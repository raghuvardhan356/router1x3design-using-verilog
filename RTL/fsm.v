==> flow/design.v <==
module fsm(clk,rst,pkt_valid,busy,parity_done,data_in,soft_reset_0,soft_reset_1,soft_reset_2,fifo_full,low_pkt_valid,fifo_empty_0,fifo_empty_1,fifo_empty_2,detect_add,ld_state,laf_state,full_state,write_enb_reg,rst_int_reg,lfd_state);
 input clk,rst,pkt_valid,parity_done;
 input soft_reset_0,soft_reset_1,soft_reset_2;
 input fifo_full;
 input low_pkt_valid;
 input fifo_empty_0,fifo_empty_1,fifo_empty_2;
 input  [1:0]data_in;
 output busy;
 output detect_add,ld_state,lfd_state,laf_state;
 output full_state;
 output write_enb_reg,rst_int_reg;
 reg [1:0]addr;
 parameter DA=3'b000;
 parameter LFD=3'b001;
 parameter LD=3'b010;
 parameter LP=3'b011;
 parameter FFS=3'b100;
 parameter LAF=3'b101;
 parameter WTE=3'b110;
 parameter CPE=3'b111;
 reg [2:0]present,next;
 always @(posedge clk)
 begin
  if(!rst) addr<=2'bxx;
  else addr<=data_in[1:0];
 end
 always @(posedge clk)
 begin
  if(!rst) present<=DA;
  else if(soft_reset_0 || soft_reset_1 || soft_reset_2) present<=DA;
  else  present<=next;
 end
 always @(*)
 begin
   next=DA;
   case(present)
   DA:begin
      if((pkt_valid & data_in[1:0]==0 & fifo_empty_0 )||(pkt_valid & data_in[1:0]==1 & fifo_empty_1 )||(pkt_valid & data_in[1:0]==2 & fifo_empty_2))
      begin
        next=LFD;
      end
      else if((pkt_valid & data_in[1:0]==0 & !fifo_empty_0)||(pkt_valid & data_in[1:0]==0 & !fifo_empty_0)||(pkt_valid & data_in[1:0]==0 & !fifo_empty_0))
      begin
        next=WTE;
      end
    else next=DA;
   end
  LFD:next=LD;
  LD:begin
     if(fifo_full) next=FFS;
     else if(!fifo_full & !pkt_valid) next=LP;
     else next=LD;
     end
  LP:next=CPE;
  CPE:begin
      if(!fifo_full) next=DA;
      else if(fifo_full) next=FFS;
      end
   FFS:begin
       if(fifo_full) next=FFS;
       else if(!fifo_full) next=LAF;
       end
   LAF:begin
       if(!parity_done && !low_pkt_valid) next=LD;
       else if(parity_done) next=DA;
       else if(!parity_done && low_pkt_valid) next=LP;
       end
   WTE:begin
       if((fifo_empty_0 && addr==0)||(fifo_empty_1 && addr==1)||(fifo_empty_2 &&addr==2))
       begin
         next=LFD;
       end
       else next=WTE;
       end
    endcase
   end
   assign detect_add = (present==DA)?1'b1:1'b0;
   assign lfd_state=(present ==LFD)?1'b1:1'b0;
   assign ld_state=(present==LD)?1'b1:1'b0;
   assign laf_state=(present==LAF)?1'b1:1'b0;
   assign busy=((present==LFD)||(present==LP)||(present==FFS)||(present==LAF)||(present==WTE)||(present==CPE))?1'b1:1'b0;
   assign write_enb_reg =((present==LD)||(present==LAF)||(present==LP))?1'b1:1'b0;
   assign full_state=(present==FFS)?1'b1:1'b0;
   assign rst_int_reg=(present==CPE)?1'b1:1'b0;
endmodule
**Reports on fsm**

Tool output for the design above, in the order of the flow.
Line numbers count from 1 in the design file above.
Cell names lack the library's common part.
The mark -- stands for no value.

- Design top: fsm
- Clock input: clk
- Cell library: sky130hd
- Timing corner: tt_025C_1v80

**Word-level counts**

Yosys after proc, flatten, opt, wreduce and memory -nomap, before mapping. Enables and synchronous resets that opt folds into registers are not counted as muxes. Memory bits, and registers merged into a memory's read port (data or address), are not among the register bits. Print and check cells are not counted. Equal cells are merged and count once.

- Shift operators: 0
- Divide/modulo/power cells: 0
- Multipliers: 0
- Magnitude comparators: 0
- Eq/ne operators: 11
- Reduce/logical cells: 27
- Bitwise operators: 9
- Add/subtract/negate cells: 0
- Mux-type cells: 20

Operators with widths:

| operator | number |
|---|---|
| case mux 3 bit (select 8 bit) | 1 |
| 2-to-1 mux 3 bit | 5 |
| logical OR 1 bit | 13 |
| equality test 3 bit (second input constant) | 4 |
| 2-to-1 mux 1 bit | 10 |
| AND 1 bit | 8 |
| 2-to-1 mux 2 bit | 4 |
| equality test 3 x 2 -> 1 bit (second input constant) | 2 |
| logical AND 1 bit | 5 |
| logical NOT 1 bit | 5 |
| equality test 2 x 1 -> 1 bit (second input constant) | 2 |
| equality test 2 bit (second input constant) | 2 |
| logical NOT 2 bit | 2 |
| equality test 3 x 1 -> 1 bit (second input constant) | 1 |
| logical NOT 3 bit | 1 |
| OR reduction 2 bit | 1 |
| NOT 1 bit | 1 |

- Memories kept: 0
- ROM bits: 0
- Bits in latches: 0
- Word width x clocked read ports: 0
- Bits in writable memories: 0
- Bits in registers: 5
- Input port bits: 14

**Depth**

Yosys ltp: most cells in a row. Word level: on the elaborated netlist, between registers, memories and ports. Mapped: between sequential cells and ports; inverters and the memories' decode and read muxes count.

- Depth in word-level cells: 7
- ABC_AREA: 0
- Depth in mapped cells: 4
- Mapped depth without buffers: 4

**Mapped cells and area**

Source: synth_stat.txt of the flow (Yosys; design flattened, memories mapped). It holds for the ABC_AREA given above (unset counts as 0); a run with the other value may have another netlist.
Totals and module areas in this step are rounded.

Cells by type:

| type | number | total area (um^2) |
|---|---|---|
| dfxtp_1 | 10 | 200.192 |
| mux2_2 | 2 | 22.522 |
| a21oi_1 | 3 | 15.014 |
| nor2_1 | 4 | 15.014 |
| nor3_1 | 3 | 15.014 |
| nor3b_1 | 2 | 15.014 |
| inv_1 | 3 | 11.261 |
| a221o_1 | 1 | 10.01 |
| mux2i_1 | 1 | 10.01 |
| or4b_1 | 1 | 10.01 |
| a311oi_1 | 1 | 8.758 |
| a32oi_1 | 1 | 8.758 |
| or3b_2 | 1 | 8.758 |
| a21o_1 | 1 | 7.507 |
| nand2_1 | 2 | 7.507 |
| nand3b_1 | 1 | 7.507 |
| nand2b_1 | 1 | 6.256 |
| nor2b_1 | 1 | 6.256 |

Not listed: further types 6, cells in them 6.

- Chip area (Yosys): 419 um^2
- Flip-flops: 10
- Mapped cells: 45

**Worst setup path after synthesis**

OpenSTA on the mapped netlist: ideal clock, no wires. The path of least setup slack (recovery checks aside). Input and output delay are each 20% of the period. Register names are those of the netlist, which keeps one name where synthesis merged equal registers.

- Kind: input to register
- Start: input port soft_reset_2
- End: register present
- External input delay: 0.344 ns
- Arrival: 1.392 ns
- Path delay: 1.162 ns
- Period: 1.72 ns
- Slack: 0.215 ns
- Stages on the path: 4
- Data required time: 1.606 ns
- Time at the first pin: 0.344 ns
- Buffers on the path: 1
- Library setup time: 0.114 ns
- Synthesis period reached: 1.505 ns

"path delay" is the arrival time less input delay plus setup time.
"stages on the path": output pins that drive a net of the path, with the launching flip-flop's if there is one; two outputs of one cell count as two.
"synthesis period reached" = period - worst setup slack (recovery checks aside). The figure is calculated, with input and output delays left at 20% of the set period.
Where an end lacks its bit number, it is one bit of the signal, or one of the new flip-flops if synthesis recoded a state register.
A register here has more assigning lines than the two given.

- Path through: or4b_1 > buf_2 > a221o_1 > a21o_1

Ends and longest elaborated chain, after synthesis:

| element | line | RTL |
|---|---|---|
| start: declaration | 3 | `input soft_reset_0,soft_reset_1,soft_reset_2;` |
| end: assignment | 29 | `if(!rst) present<=DA;` |
| end: assignment | 31 | `else  present<=next;` |
| end: declaration | 21 | `reg [2:0]present,next;` |

Chain of elaborated cells between the ends: none given.

**Worst path after layout**

Path of least setup slack in the final report of flow run 1 (OpenROAD, finished layout, wires in). Where an end is a register, its clock arrival counts in the times.

- Kind: register to output
- Start: register present
- End: output port write_enb_reg
- Period: 1.8 ns
- Data required time: 1.44 ns
- Stages on the path: 3
- External output delay: 0.36 ns
- Buffers on the path: 1
- Slack: 0.17 ns
- Arrival: 1.27 ns
- Time at the first pin: 0.27 ns

Where an end lacks its bit number, it is one bit of the signal, or one of the new flip-flops if synthesis recoded a state register.
A register here has more assigning lines than the two given.

- Path through: dfxtp_1 > or3_1 > dlygate4sd2_1

Ends and longest elaborated chain, post-layout:

| element | line | RTL |
|---|---|---|
| start: declaration | 21 | `reg [2:0]present,next;` |
| start: assignment | 29 | `if(!rst) present<=DA;` |
| start: assignment | 31 | `else  present<=next;` |
| end: declaration | 11 | `output write_enb_reg,rst_int_reg;` |

Chain of elaborated cells between the ends: none given.

--- measured runs ---
Top module fsm; platform sky130hd; tools Yosys and OpenROAD; 2 stored runs in no particular order. Input and output delays are each 20% of the period that was set; the output load is 0.01 pF.
"achieved period" means the clock period less the worst setup slack. The figure is calculated, with input and output delays left at 20% of the set period.
By "worst path time" is meant the share of the clock period that the worst setup path is allowed (20% is reserved at inputs, 20% at outputs), minus its slack. Clock arrival times at its registers enter into it.
"power consumption": no workload was simulated; the value follows from the tool's default switching activity.
The results are shown rounded.

### Flow run 1

==> flow/run.sh <==
#!/bin/bash
# the make line also repeats the synthesis and layout settings of config.mk as NAME=value (left out here)
make -C /OpenROAD-flow-scripts/flow DESIGN_CONFIG=/design/flow/config.mk WORK_HOME=/design/flow/orfs CLKGATE_MAP_FILE= finish
==> flow/config.mk <==
export PLATFORM = sky130hd
export DESIGN_NAME = fsm
export DESIGN_NICKNAME = fsm
export VERILOG_FILES = /design/flow/design.v
export SDC_FILE = /design/flow/constraint.sdc
export NUM_CORES = 4
export LEC_CHECK = 0
export CAP_MARGIN = 20
export CORE_MARGIN = 2
export CORE_UTILIZATION = 35
export SLEW_MARGIN = 20
==> flow/constraint.sdc <==
create_clock -name core_clock -period 1.8 [get_ports {clk}]
set_input_delay 0.3600 -clock core_clock [delete_from_list [all_inputs] [get_ports {clk}]]
set_output_delay 0.3600 -clock core_clock [all_outputs]
set_load 0.01 [all_outputs]

Results of flow run 1:
- Worst setup slack after layout: 0.167 ns
- Achieved period: 1.633 ns
- Total die area: 1,490 um^2
- Power consumption: 0.000487 W
- Standard-cell area after routing: 691 um^2
- Worst hold slack in the final report: 0.466 ns
- Setup total negative slack: 0.000 ns
- Worst path time: 1.27 ns
- Worst setup path kind: register to output
- Chip area in the Yosys report: 419 um^2

### Flow run 2

==> flow/run.sh <==
#!/bin/bash
# the make line also repeats the synthesis and layout settings of config.mk as NAME=value (left out here)
make -C /OpenROAD-flow-scripts/flow DESIGN_CONFIG=/design/flow/config.mk WORK_HOME=/design/flow/orfs CLKGATE_MAP_FILE= finish
==> flow/config.mk <==
export PLATFORM = sky130hd
export DESIGN_NAME = fsm
export DESIGN_NICKNAME = fsm
export VERILOG_FILES = /design/flow/design.v
export SDC_FILE = /design/flow/constraint.sdc
export NUM_CORES = 4
export LEC_CHECK = 0
export CAP_MARGIN = 20
export CORE_MARGIN = 4
export CORE_UTILIZATION = 29
export CTS_CLUSTER_DIAMETER = 198
export GPL_ROUTABILITY_DRIVEN = 1
export MIN_ROUTING_LAYER = met2
export PLACE_DENSITY = 0.94
export SETUP_SLACK_MARGIN = 0.35
export SLEW_MARGIN = 0
==> flow/constraint.sdc <==
create_clock -name core_clock -period 1.83 [get_ports {clk}]
set_input_delay 0.3660 -clock core_clock [delete_from_list [all_inputs] [get_ports {clk}]]
set_output_delay 0.3660 -clock core_clock [all_outputs]
set_load 0.01 [all_outputs]

Results of flow run 2:
- Worst setup slack after layout: 0.370 ns
- Achieved period: 1.460 ns
- Total die area: 2,120 um^2
- Power consumption: 0.00047 W
- Standard-cell area after routing: 732 um^2
- Worst hold slack in the final report: 0.469 ns
- Setup total negative slack: 0.000 ns
- Worst path time: 1.09 ns
- Worst setup path kind: register to output
- Chip area in the Yosys report: 419 um^2
--- end ---
