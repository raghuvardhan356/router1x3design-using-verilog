==> flow/design.v <==
module synchronizer(detect_add,data_in,write_enb_reg,clock,resetn,vld_out_0,vld_out_1,vld_out_2,read_enb_0,read_enb_1,read_enb_2,write_enb,fifo_full,empty_0,empty_1,empty_2,soft_reset_0,soft_reset_1,soft_reset_2,full_0,full_1,full_2);
input detect_add,write_enb_reg,clock,resetn,read_enb_0,read_enb_1,read_enb_2,empty_0,empty_1,empty_2,full_0,full_1,full_2;
input[1:0]data_in; 
output vld_out_0,vld_out_1,vld_out_2;
output reg[2:0]write_enb;
output reg fifo_full,soft_reset_0,soft_reset_1,soft_reset_2;
wire sf_0,sf_1,sf_2;
	reg [1:0]fifo_addr;
  	always@(posedge clock)
  	begin
	  	if(!resetn)
		  fifo_addr <= 2'b00;
		  else if(detect_add)
		  fifo_addr <= data_in;
	end
	always@(*)
	begin
		if(write_enb_reg)
		begin
			case(fifo_addr)
				2'b00   : write_enb = 3'b001;
				2'b01   : write_enb = 3'b010;
				2'b10   : write_enb = 3'b100;
				default : write_enb = 3'b000;
			endcase
		end
		else
			write_enb = 3'b000;
	end	
	always@(*)
	begin
		case(fifo_addr)
			2'b00   : fifo_full = full_0;
		  	2'b01   : fifo_full = full_1;
		  	2'b10   : fifo_full = full_2;
		  	default : fifo_full = 1'b0;
	  	endcase
  	end
	reg [4:0]count_0,count_1,count_2;
	always@(posedge clock)
	begin
		if(!resetn)
		begin
			count_0      <= 5'b0;
			soft_reset_0 <= 1'b0;
		end
		else if(!vld_out_0)
		begin
			count_0      <= 5'b0;
			soft_reset_0 <= 1'b0;
		end
		else if(read_enb_0)
		begin
			count_0      <= 5'b0;
			soft_reset_0 <= 1'b0;
		end
		else if(sf_0)
		begin
			count_0      <= 5'b0;
			soft_reset_0 <= 1'b1;
		end
		else
		begin
			count_0      <= count_0 + 5'b1;
			soft_reset_0 <= 1'b0;
		end
	end
	always@(posedge clock)
	begin
		if(!resetn)
		begin
			count_1      <= 5'b0;
			soft_reset_1 <= 1'b0;
		end
		else if(!vld_out_1)
		begin
			count_1      <= 5'b0;
			soft_reset_1 <= 1'b0;
		end
		else if(read_enb_1)
		begin
			count_1      <= 5'b0;
			soft_reset_1 <= 1'b0;
		end
		else if(sf_1)
		begin
			count_1      <= 1'b0;
			soft_reset_1 <= 1'b1;
		end
		else
		begin
			count_1      <= count_1 + 1'b1;
			soft_reset_1 <= 1'b0;
		end
	end
	always@(posedge clock)
	begin
		if(!resetn)
		begin
			count_2      <= 5'b0;
			soft_reset_2 <= 1'b0;
		end
		else if(!vld_out_2)
		begin
			count_2      <= 5'b0;
			soft_reset_2 <= 1'b0;
		end
		else if(read_enb_2)
		begin
			count_2      <= 5'b0;
			soft_reset_2 <= 1'b0;
		end
		else if(sf_2)
		begin
			count_2      <= 5'b0;
			soft_reset_2 <= 1'b1;
		end
		else
		begin
			count_2      <= count_2 + 5'b1;
			soft_reset_2 <= 1'b0;
		end
	end
	assign vld_out_0 = !empty_0;
	assign vld_out_1 = !empty_1;
	assign vld_out_2 = !empty_2;
	assign sf_0 = (count_0 == 5'd29) ? 1'b1:1'b0;
	assign sf_1 = (count_1 == 5'd29) ? 1'b1:1'b0;
	assign sf_2 = (count_2 == 5'd29) ? 1'b1:1'b0;
	endmodule
* Step by step through the tools: synchronizer
What the tools print for synchronizer, step after step.
Lines are those of the file above, counted from 1.
The mark n/a stands for no value.
- Top module :: synchronizer
- Clock port :: clock
- Standard-cell library :: sky130hd
- Timing corner :: tt_025C_1v80

* Elaborated design
Source: Yosys, flattened and elaborated, memories not mapped. Widths are those after wreduce. Registers that Yosys merges into a memory's read port (data or address) are not register bits. Print and check cells do not count. Equal cells are merged and count once.
- Flip-flop bits (word level) :: 20
- Latch bits :: 0
- Bits in writable memories :: 0
- Bits in read-only memories :: 0
- Clocked read ports x word width :: 0
- Memories :: 0
- Input bits :: 15
- Output and inout bits :: 10
- Word-level cells :: 35
- Add/subtract/negate cells :: 3
- $mul :: 0
- Div/mod/pow operators :: 0
- $lt $le $gt $ge :: 0
- Equality and inequality tests :: 5
- Shift operators :: 0
- Multiplexer cells :: 9
- Bitwise operators :: 1
- Reductions and logical operators :: 10
** Operator list (number)
- adder 5 x 1 -> 5 bit (second input constant) :: 3
- == test 5 bit (second input constant) :: 3
- OR reduction 4 bit :: 3
- OR reduction 3 bit :: 3
- case mux 3 bit (select 3 bit) :: 1
- 2-to-1 mux 1 bit :: 6
- zero test 1 bit :: 3
- case mux 1 bit (select 3 bit) :: 1
- 2-to-1 mux 3 bit :: 1
- == test 2 x 1 -> 1 bit (second input constant) :: 1
- == test 2 bit (second input constant) :: 1
- zero test 2 bit :: 1
- inverter 1 bit :: 1

* Longest topological paths
Yosys ltp: most cells in a row. Word level: on the elaborated netlist, between registers, memories and ports. Mapped: between sequential cells and ports; inverters and the memories' decode and read muxes count.
- Depth in word-level cells :: 3
- ABC_AREA :: 0
- Depth in mapped cells :: 5
- Gate-level depth less buffers :: 5

* Mapped cells and area
Source: synth_stat.txt of the flow (Yosys; design flattened, memories mapped). It holds for the ABC_AREA given above (unset counts as 0); a run with the other value may have another netlist.
** Cells by type
- sky130_fd_sc_hd__dfxtp_1 :: number 20, total area 400.384 um^2
- sky130_fd_sc_hd__ha_1 :: number 6, total area 75.072 um^2
- sky130_fd_sc_hd__nor2_1 :: number 18, total area 67.565 um^2
- sky130_fd_sc_hd__xor2_1 :: number 6, total area 52.55 um^2
- sky130_fd_sc_hd__nand3_1 :: number 8, total area 40.038 um^2
- sky130_fd_sc_hd__mux2i_1 :: number 3, total area 30.029 um^2
- sky130_fd_sc_hd__nor4b_2 :: number 2, total area 30.029 um^2
- sky130_fd_sc_hd__xnor2_1 :: number 3, total area 26.275 um^2
- sky130_fd_sc_hd__inv_1 :: number 6, total area 22.522 um^2
- sky130_fd_sc_hd__nand4_1 :: number 3, total area 18.768 um^2
- sky130_fd_sc_hd__nor2b_1 :: number 3, total area 18.768 um^2
- sky130_fd_sc_hd__nor3b_2 :: number 1, total area 12.512 um^2
- sky130_fd_sc_hd__and3b_1 :: number 1, total area 8.758 um^2
- sky130_fd_sc_hd__nand3b_1 :: number 1, total area 7.507 um^2
- sky130_fd_sc_hd__nor3b_1 :: number 1, total area 7.507 um^2
- sky130_fd_sc_hd__nand2_2 :: number 1, total area 6.256 um^2
- sky130_fd_sc_hd__o21ai_0 :: number 1, total area 5.005 um^2
- sky130_fd_sc_hd__nand2_1 :: number 1, total area 3.754 um^2
- Cell count :: 85
- Cell area after synthesis :: 0.0008333 mm^2
- Mapped flip-flops :: 20

* Worst setup path after synthesis
Path of least setup slack by OpenSTA after synthesis, without wires, with an ideal clock, recovery checks aside; 20% of the period is set as input and as output delay. Where synthesis merged equal registers, the netlist keeps one of their names.
- Path type :: register to register
- Start point :: register count_2[1]
- End point :: register count_2[2]
- Clock period :: 0.976 ns
- Arrival time :: 0.874 ns
- Setup slack :: 0.037 ns
- Path delay :: 0.939 ns
- Stages on the path :: 6
- Synthesis period reached :: 0.939 ns
"path delay" = arrival - input delay + setup time.
"stages on the path": output pins that drive a net of the path, with the launching flip-flop's if there is one; two outputs of one cell count as two.
"synthesis period reached" = period - worst setup slack (recovery checks aside). The figure is calculated, with input and output delays left at 20% of the set period.
The rows between start and end are the longest chain of elaborated cells between them; the timing report does not say that the signal goes this way. Where chains are equally long, one stands for them.
Each line given opens the expression or statement behind the cell; cells for indexed reads and writes are added by Yosys, which also makes memories of some case tables.
At most two assigning lines are given for a register; there are more.
- Cells stage by stage :: sky130_fd_sc_hd__dfxtp_1 > sky130_fd_sc_hd__inv_1 > sky130_fd_sc_hd__ha_1 > sky130_fd_sc_hd__nand4_1 > sky130_fd_sc_hd__nand3_1 > sky130_fd_sc_hd__nor2_1
- Cells in the longest elaborated chain :: 3
- Elaborated cells between the ends (all ways) :: 4
- Source lines of those cells :: 2
- Classes of those cells :: add/sub: 1; eq/ne: 1; mux: 1; reduce/logical: 1
** Ends and longest elaborated chain, post-synthesis
- start, declared :: RTL line 39 : reg [4:0]count_0,count_1,count_2;
- start, assigned :: RTL line 100 : count_2 <= 5'b0;
- start, assigned :: RTL line 120 : count_2 <= count_2 + 5'b1;
- == test 5 bit :: RTL line 129 : assign sf_2 = (count_2 == 5'd29) ? 1'b1:1'b0;
- 2-to-1 mux 1 bit :: RTL line 129
- OR reduction 4 bit
- end, assigned :: RTL line 115 : count_2 <= 5'b0;
- end, assigned :: RTL line 120
- end, declared :: RTL line 39

* Path in the finished layout
Path of least setup slack in the final report of flow run B (OpenROAD, finished layout, wires in). Where an end is a register, its clock arrival counts in the times.
- Path type :: register to output
- Start point :: register fifo_addr[0]
- End point :: output write_enb[0]
- Clock period :: 1.22 ns
- Arrival time :: 1.07 ns
- Setup slack :: -0.10 ns
- Stages on the path :: 4
The rows between start and end are the longest chain of elaborated cells between them; the timing report does not say that the signal goes this way. Where chains are equally long, one stands for them.
- Cells stage by stage :: sky130_fd_sc_hd__dfxtp_4 > sky130_fd_sc_hd__buf_6 > sky130_fd_sc_hd__nor3b_2 > sky130_fd_sc_hd__buf_2
- Cells in the longest elaborated chain :: 3
- Elaborated cells between the ends (all ways) :: 5
- Classes of those cells :: eq/ne: 2; mux: 2; reduce/logical: 1
** Ends and longest elaborated chain, post-layout
- start, declared :: RTL line 8 : reg [1:0]fifo_addr;
- start, assigned :: RTL line 12 : fifo_addr <= 2'b00;
- start, assigned :: RTL line 14 : fifo_addr <= data_in;
- == test 2 bit :: RTL line 20 : case(fifo_addr)
- case mux 3 bit (select 3 bit) :: RTL line 20
- 2-to-1 mux 3 bit :: RTL line 18 : if(write_enb_reg)
- end, declared :: RTL line 5 : output reg[2:0]write_enb;

Hand-over note for synchronizer

Flow measurements of synchronizer on sky130hd: 2 stored runs with different settings, listed in no order. Input and output delays are each 20% of the period that was set; the output load is 0.01 pF.
"period reached" = clock period - worst setup slack. The figure is calculated, with input and output delays left at 20% of the set period.
"critical path time" is the time allowed to the run's worst setup path (the clock period less input and output delay, where it has them) less its slack. Clock arrival times count: a late capture clock shortens it, a late launch clock lengthens it.
"total power of the final layout" is the tool's figure for a default switching activity; nothing was simulated.

* Flow run A
** Files
==> flow/run.sh <==
#!/bin/bash
# the make line also repeats the synthesis and layout settings of config.mk as NAME=value (left out here)
make -C /OpenROAD-flow-scripts/flow DESIGN_CONFIG=/design/flow/config.mk WORK_HOME=/design/flow/orfs CLKGATE_MAP_FILE= finish
==> flow/config.mk <==
export PLATFORM = sky130hd
export DESIGN_NAME = synchronizer
export DESIGN_NICKNAME = synchronizer
export VERILOG_FILES = /design/flow/design.v
export SDC_FILE = /design/flow/constraint.sdc
export NUM_CORES = 4
export LEC_CHECK = 0
export ABC_AREA = 1
export CAP_MARGIN = 20
export CELL_PAD_IN_SITES_DETAIL_PLACEMENT = 1
export CELL_PAD_IN_SITES_GLOBAL_PLACEMENT = 2
export CORE_MARGIN = 4
export CORE_UTILIZATION = 55
export GPL_ROUTABILITY_DRIVEN = 0
export MAX_ROUTING_LAYER = met5
export PLACE_DENSITY_LB_ADDON = 0.16
export SETUP_SLACK_MARGIN = 0.01
export SLEW_MARGIN = 20
==> flow/constraint.sdc <==
create_clock -name core_clock -period 0.919 [get_ports {clock}]
set_input_delay 0.1838 -clock core_clock [delete_from_list [all_inputs] [get_ports {clock}]]
set_output_delay 0.1838 -clock core_clock [all_outputs]
set_load 0.01 [all_outputs]
** Results
Not finished: placement ended with error FLW-0024.

* Flow run B
** Files
==> flow/run.sh <==
#!/bin/bash
# the make line also repeats the synthesis and layout settings of config.mk as NAME=value (left out here)
make -C /OpenROAD-flow-scripts/flow DESIGN_CONFIG=/design/flow/config.mk WORK_HOME=/design/flow/orfs CLKGATE_MAP_FILE= finish
==> flow/config.mk <==
export PLATFORM = sky130hd
export DESIGN_NAME = synchronizer
export DESIGN_NICKNAME = synchronizer
export VERILOG_FILES = /design/flow/design.v
export SDC_FILE = /design/flow/constraint.sdc
export NUM_CORES = 4
export LEC_CHECK = 0
export CAP_MARGIN = 20
export CORE_MARGIN = 2
export CORE_UTILIZATION = 40
export SLEW_MARGIN = 20
==> flow/constraint.sdc <==
create_clock -name core_clock -period 1.22 [get_ports {clock}]
set_input_delay 0.2440 -clock core_clock [delete_from_list [all_inputs] [get_ports {clock}]]
set_output_delay 0.2440 -clock core_clock [all_outputs]
set_load 0.01 [all_outputs]
** Results
- Critical path time :: 1.07 ns
- Kind of the worst setup path :: register to output
- Final worst hold slack :: 0.238 ns
- Total power of the final layout :: 1.173 mW
- Standard-cell area after routing :: 0.0011736 mm^2
- Period reached :: 1.319 ns
- Mapped cell area after synthesis :: 0.0008333 mm^2
- Total die area :: 0.0024641 mm^2
- Setup slack of the worst path :: -0.099 ns
- Total negative slack on setup checks :: -0.207 ns

End of note.
