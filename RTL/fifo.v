==> flow/design.v <==
module fifo_router(clk,rst,wr_en,soft_rst,rd_en,data_in,lfd_state,empty,data_out,full);
  input clk,rst,soft_rst,wr_en,rd_en,lfd_state;
  input [7:0]data_in;
  output reg [7:0]data_out;
  output empty,full;
  reg lfd_state_delay;
  reg [4:0]wr_ptr,rd_ptr;
  reg [6:0]counter;
  reg [8:0]mem[0:15];
      always @(posedge clk)
           begin
             if(!rst)
                lfd_state_delay<=0;
             else 
             begin
                lfd_state_delay<=lfd_state;
             end
          end
    always @(posedge clk)
    begin
      if(!rst)
         wr_ptr<=0;
      else if(soft_rst)
         wr_ptr<=0;
      else if(wr_en && !full)
      begin 
          mem[wr_ptr[3:0]]<={lfd_state_delay,data_in};
          wr_ptr<=wr_ptr+1;
      end
    end
     always @(posedge clk)
     begin
       if(!rst)
         data_out<=8'bz;
       else if(soft_rst)
           data_out<=8'bz;
       else if(rd_en && !empty)
       begin
           if(counter!=0)
           begin
              data_out<=mem[rd_ptr[3:0]];
           end
           else
             data_out<=8'bz;
       end
       else
            data_out<=8'bz;
       end
       always @(posedge clk)
       begin
         if(!rst)
           rd_ptr<=0;
         else if(soft_rst)
            rd_ptr<=0;
         else if(rd_en && !empty)
         begin
           if(counter!=0)
           begin
             rd_ptr<=rd_ptr+1'b1;
           end
           else
             rd_ptr<=rd_ptr;
         end
         end
         always @(posedge clk)
         begin
           if(!rst)
              counter<=0;
           else if(soft_rst)
              counter<=0;
           else if(rd_en && !empty)
           begin
               if(mem[rd_ptr[3:0]][8]==1'b1)
                 counter<=mem[rd_ptr[3:0]][7:2]+1'b1;
               else if(counter!=0)
               begin
                 counter<=counter-1'b1;
               end
               else counter <=0;
           end
           end
          assign full=(wr_ptr==({~rd_ptr[4],rd_ptr[3:0]}))?1'b1:1'b0;
          assign empty =(wr_ptr==rd_ptr)?1'b1:1'b0;
endmodule
Step by step through the tools: fifo_router
Tool output for the design above, in the order of the flow.
Lines are those of the file above, counted from 1.
Operators: Yosys type, input widths -> output width; for muxes data width and select width s.
{"block": "design", "top": "fifo_router", "clock_port": "clk", "lib": "sky130hd", "pvt_corner": "tt_025C_1v80"}

Word-level counts
Yosys after proc, flatten, opt, wreduce and memory -nomap, before mapping. Print and check cells are not counted. Equal cells are merged and count once.
Yosys's memory passes give these memory sizes; they may raise the number of words (mostly to a power of two), join words into wider ones and drop unused or constant bits.
{"block": "word_totals", "ff_bits": 26, "output_inout_bits": 10, "memories": 1, "ramBits": 144, "wordCells": 40, "clocked_rd_ports_x_width": 9, "input_bits": 14}
{"block": "mem_list", "memory": "mem", "size": 16, "width": 9, "read_ports": 1, "write_ports": 1, "line_no": 9, "rtl": "reg [8:0]mem[0:15];"}
{"block": "op_classes", "logic": 2, "equal": 2, "addsub": 4, "reduce_and_logical": 7, "muxes": 19}
{"block": "ops", "operator": "$mux 8", "n": 4}
{"block": "ops", "operator": "$mux 9", "n": 3}
{"block": "ops", "operator": "$mux 4", "n": 5}
{"block": "ops", "operator": "$mux 7", "n": 2}
{"block": "ops", "operator": "$add 5x1->5 const B", "n": 2}
{"block": "ops", "operator": "$eq 5x5->1", "n": 2}
{"block": "ops", "operator": "$add 6x1->7 const B", "n": 1}
{"block": "ops", "operator": "$sub 7x1->7 const B", "n": 1}
{"block": "ops", "operator": "$reduce_bool 7->1", "n": 1}
{"block": "ops", "operator": "$mux 1", "n": 5}
{"block": "ops", "operator": "$logic_and 1x1->1", "n": 2}
{"block": "ops", "operator": "$not 1->1", "n": 2}
{"block": "ops", "operator": "$logic_not 1->1", "n": 2}
{"block": "ops", "operator": "$reduce_and 2->1", "n": 1}
{"block": "ops", "operator": "$reduce_or 2->1", "n": 1}

Longest topological paths
Longest topological path by Yosys (ltp), each cell counted once; first at word level (registers and memories cut), then after technology mapping (sequential cells cut; the memories' decode and read muxes count).
{"block": "logic_depth", "ltp_word": 8, "abc_area": 0, "mapped_depth": 10}

Synthesis result
The flow's flattened synthesis, as Yosys stat reports it; memories are mapped. The netlist is that of the ABC_AREA named above (0 if unset); the other value can give another one.
{"block": "mapped", "area_um2": 6975.4, "cells": 391, "seqArea_um2": 4924.7, "n_buf": 18, "ffs": 174}
{"block": "types", "cell_type": "sky130_fd_sc_hd__edfxtp_1", "n": 144, "area_total_um2": 4.32E+03}
{"block": "types", "cell_type": "sky130_fd_sc_hd__mux4_1", "n": 29, "area_total_um2": 761.981}
{"block": "types", "cell_type": "sky130_fd_sc_hd__dfxtp_1", "n": 30, "area_total_um2": 600.576}
{"block": "types", "cell_type": "sky130_fd_sc_hd__mux4_2", "n": 9, "area_total_um2": 202.694}
{"block": "types", "cell_type": "sky130_fd_sc_hd__nor2_1", "n": 30, "area_total_um2": 112.608}
{"block": "types", "cell_type": "sky130_fd_sc_hd__xnor2_1", "n": 11, "area_total_um2": 96.342}
{"block": "types", "cell_type": "sky130_fd_sc_hd__ha_1", "n": 7, "area_total_um2": 87.584}
{"block": "types", "cell_type": "sky130_fd_sc_hd__nand2_1", "n": 20, "area_total_um2": 75.072}
{"block": "types", "cell_type": "sky130_fd_sc_hd__a22oi_1", "n": 8, "area_total_um2": 60.058}
{"block": "types", "cell_type": "sky130_fd_sc_hd__buf_12", "n": 2, "area_total_um2": 40.038}
{"block": "types", "cell_type": "sky130_fd_sc_hd__nand3_1", "n": 8, "area_total_um2": 40.038}
{"block": "types", "cell_type": "sky130_fd_sc_hd__a21oi_1", "n": 7, "area_total_um2": 35.034}
{"block": "types", "cell_type": "sky130_fd_sc_hd__nor3_1", "n": 7, "area_total_um2": 35.034}
{"block": "types", "cell_type": "sky130_fd_sc_hd__xor2_1", "n": 4, "area_total_um2": 35.034}
{"block": "types", "cell_type": "sky130_fd_sc_hd__clkbuf_1", "n": 9, "area_total_um2": 33.782}
{"block": "types", "cell_type": "sky130_fd_sc_hd__inv_1", "n": 9, "area_total_um2": 33.782}
{"block": "types", "cell_type": "sky130_fd_sc_hd__nand2b_1", "n": 5, "area_total_um2": 31.28}
{"block": "types", "cell_type": "sky130_fd_sc_hd__o21ai_0", "n": 6, "area_total_um2": 30.029}
Not listed: further types 27, cells in them 46.

Timing after synthesis
Path of least setup slack by OpenSTA after synthesis, without wires, with an ideal clock, recovery checks aside; 20% of the period is set as input and as output delay. Where synthesis merged equal registers, the netlist keeps one of their names.
{"block": "synth_path", "kind": "reg-to-reg", "from": "register wr_ptr[2]", "to": "memory mem[0][0]", "stages": 8, "clock_period_ns": 2.99, "delay_ns": 2.448, "t_arrival_ns": 2.061, "path_slack_ns": 0.542, "period_less_setup_slack_ns": 2.448}
"delay_ns" = arrival - input delay + setup time.
"stages" counts driving pins, that of a launching flip-flop among them; a cell with two outputs on the path counts twice.
"period_less_setup_slack_ns" = period - worst setup slack (recovery checks aside). The figure is calculated, with input and output delays left at 20% of the set period.
The rows between start and end are the longest chain of elaborated cells between them; the timing report does not say that the signal goes this way. Where chains are equally long, one stands for them.
A line is the first line of the expression or statement that the cell stems from. Yosys adds cells for indexed reads and writes and turns some case tables into memories.
At most two assigning lines are given for a register; there are more.
The path ends at the enable pin of a flip-flop; only ways to that pin are counted.
{"block": "synth_between", "cell_sequence": "sky130_fd_sc_hd__dfxtp_1 -> sky130_fd_sc_hd__clkbuf_1 -> sky130_fd_sc_hd__xnor2_1 -> sky130_fd_sc_hd__nand4_1 -> sky130_fd_sc_hd__o21a_1 -> sky130_fd_sc_hd__clkbuf_1 -> sky130_fd_sc_hd__nand3_1 -> sky130_fd_sc_hd__nor3_1", "elab_chain_len": 7}
{"block": "synth_rtl", "element": "start: declaration", "line_no": 7, "rtl": "reg [4:0]wr_ptr,rd_ptr;"}
{"block": "synth_rtl", "element": "start: assignment", "line_no": 22, "rtl": "wr_ptr<=0;"}
{"block": "synth_rtl", "element": "start: assignment", "line_no": 28, "rtl": "wr_ptr<=wr_ptr+1;"}
{"block": "synth_rtl", "element": "$eq 5x5->1", "line_no": 82, "rtl": "assign full=(wr_ptr==({~rd_ptr[4],rd_ptr[3:0]}))?1'b1:1'b0;"}
{"block": "synth_rtl", "element": "$mux 1", "line_no": 82}
{"block": "synth_rtl", "element": "$logic_not 1->1", "line_no": 25, "rtl": "else if(wr_en && !full)"}
{"block": "synth_rtl", "element": "$logic_and 1x1->1", "line_no": 25}
{"block": "synth_rtl", "element": "$mux 4", "line_no": 25}
{"block": "synth_rtl", "element": "$mux 4", "line_no": 23, "rtl": "else if(soft_rst)"}
{"block": "synth_rtl", "element": "$mux 4", "line_no": 21, "rtl": "if(!rst)"}
{"block": "synth_rtl", "element": "end: declaration", "line_no": 9, "rtl": "reg [8:0]mem[0:15];"}

Path in the finished layout
Path of least setup slack in the final report of stored run 1 (OpenROAD, finished layout, wires in). Where an end is a register, its clock arrival counts in the times.
{"block": "layout_path", "kind": "reg-to-reg", "from": "register (no name shown)", "to": "register counter[2]", "path_slack_ns": -0.30, "t_arrival_ns": 2.44, "stages": 10, "clock_period_ns": 1.83}
At most two assigning lines are given for a register; there are more.
{"block": "layout_between", "cell_sequence": "sky130_fd_sc_hd__dfxtp_4 -> sky130_fd_sc_hd__buf_4 -> sky130_fd_sc_hd__buf_4 -> sky130_fd_sc_hd__mux4_2 -> sky130_fd_sc_hd__a22oi_2 -> sky130_fd_sc_hd__nand2_1 -> sky130_fd_sc_hd__buf_2 -> sky130_fd_sc_hd__o21ai_0 -> sky130_fd_sc_hd__a31o_2 -> sky130_fd_sc_hd__a21oi_2"}
{"block": "layout_rtl", "element": "end: assignment", "line_no": 74, "rtl": "counter<=mem[rd_ptr[3:0]][7:2]+1'b1;"}
{"block": "layout_rtl", "element": "end: assignment", "line_no": 77, "rtl": "counter<=counter-1'b1;"}
{"block": "layout_rtl", "element": "end: declaration", "line_no": 8, "rtl": "reg [6:0]counter;"}
No chain of elaborated cells between the ends is given.

# Flow runs of fifo_router

Flow measurements of fifo_router on sky130hd: 2 stored runs with different settings, listed in no order. Input and output delays are each 20% of the period that was set; the output load is 0.01 pF.
"achieved_period_ns" is the run's clock period less its worst setup slack. It is reckoned from that one timing run; input and output delays stay at 20% of the period that was set.
"totalPower_mw": no workload was simulated; the value follows from the tool's default switching activity.

{"run": "stored run 1", "settings": { "period_ns": 1.83, "CORE_UTILIZATION": 35, "SETUP_SLACK_MARGIN": 0.02, "PLACE_DENSITY_LB_ADDON": 0.3, "CORE_ASPECT_RATIO": 0.97, "TNS_END_PERCENT": 85, "GPL_ROUTABILITY_DRIVEN": 0, "CTS_CLUSTER_SIZE": 50, "SLEW_MARGIN": 20, "MAX_ROUTING_LAYER": "met5", "CAP_MARGIN": 20, "CORE_MARGIN": 2 }, "results": { "finish.utilization_frac": 0.482, "achieved_period_ns": 2.129, "totalPower_mw": 8.035, "ws_setup_ns": -0.299, "tns_setup_ns": -2.126, "synth_area_um2": 6975.4, "final_die_area_um2": 21075.5 }}
{"run": "stored run 2", "settings": { "period_ns": 3.06, "SETUP_SLACK_MARGIN": 0.03, "CAP_MARGIN": 20, "CORE_MARGIN": 2, "CORE_UTILIZATION": 40, "SLEW_MARGIN": 20 }, "results": { "totalPower_mw": 4.817, "final_die_area_um2": 18511.0, "synth_area_um2": 6975.4, "finish.utilization_frac": 0.474, "ws_setup_ns": 0.343, "tns_setup_ns": 0.000, "achieved_period_ns": 2.717 }}
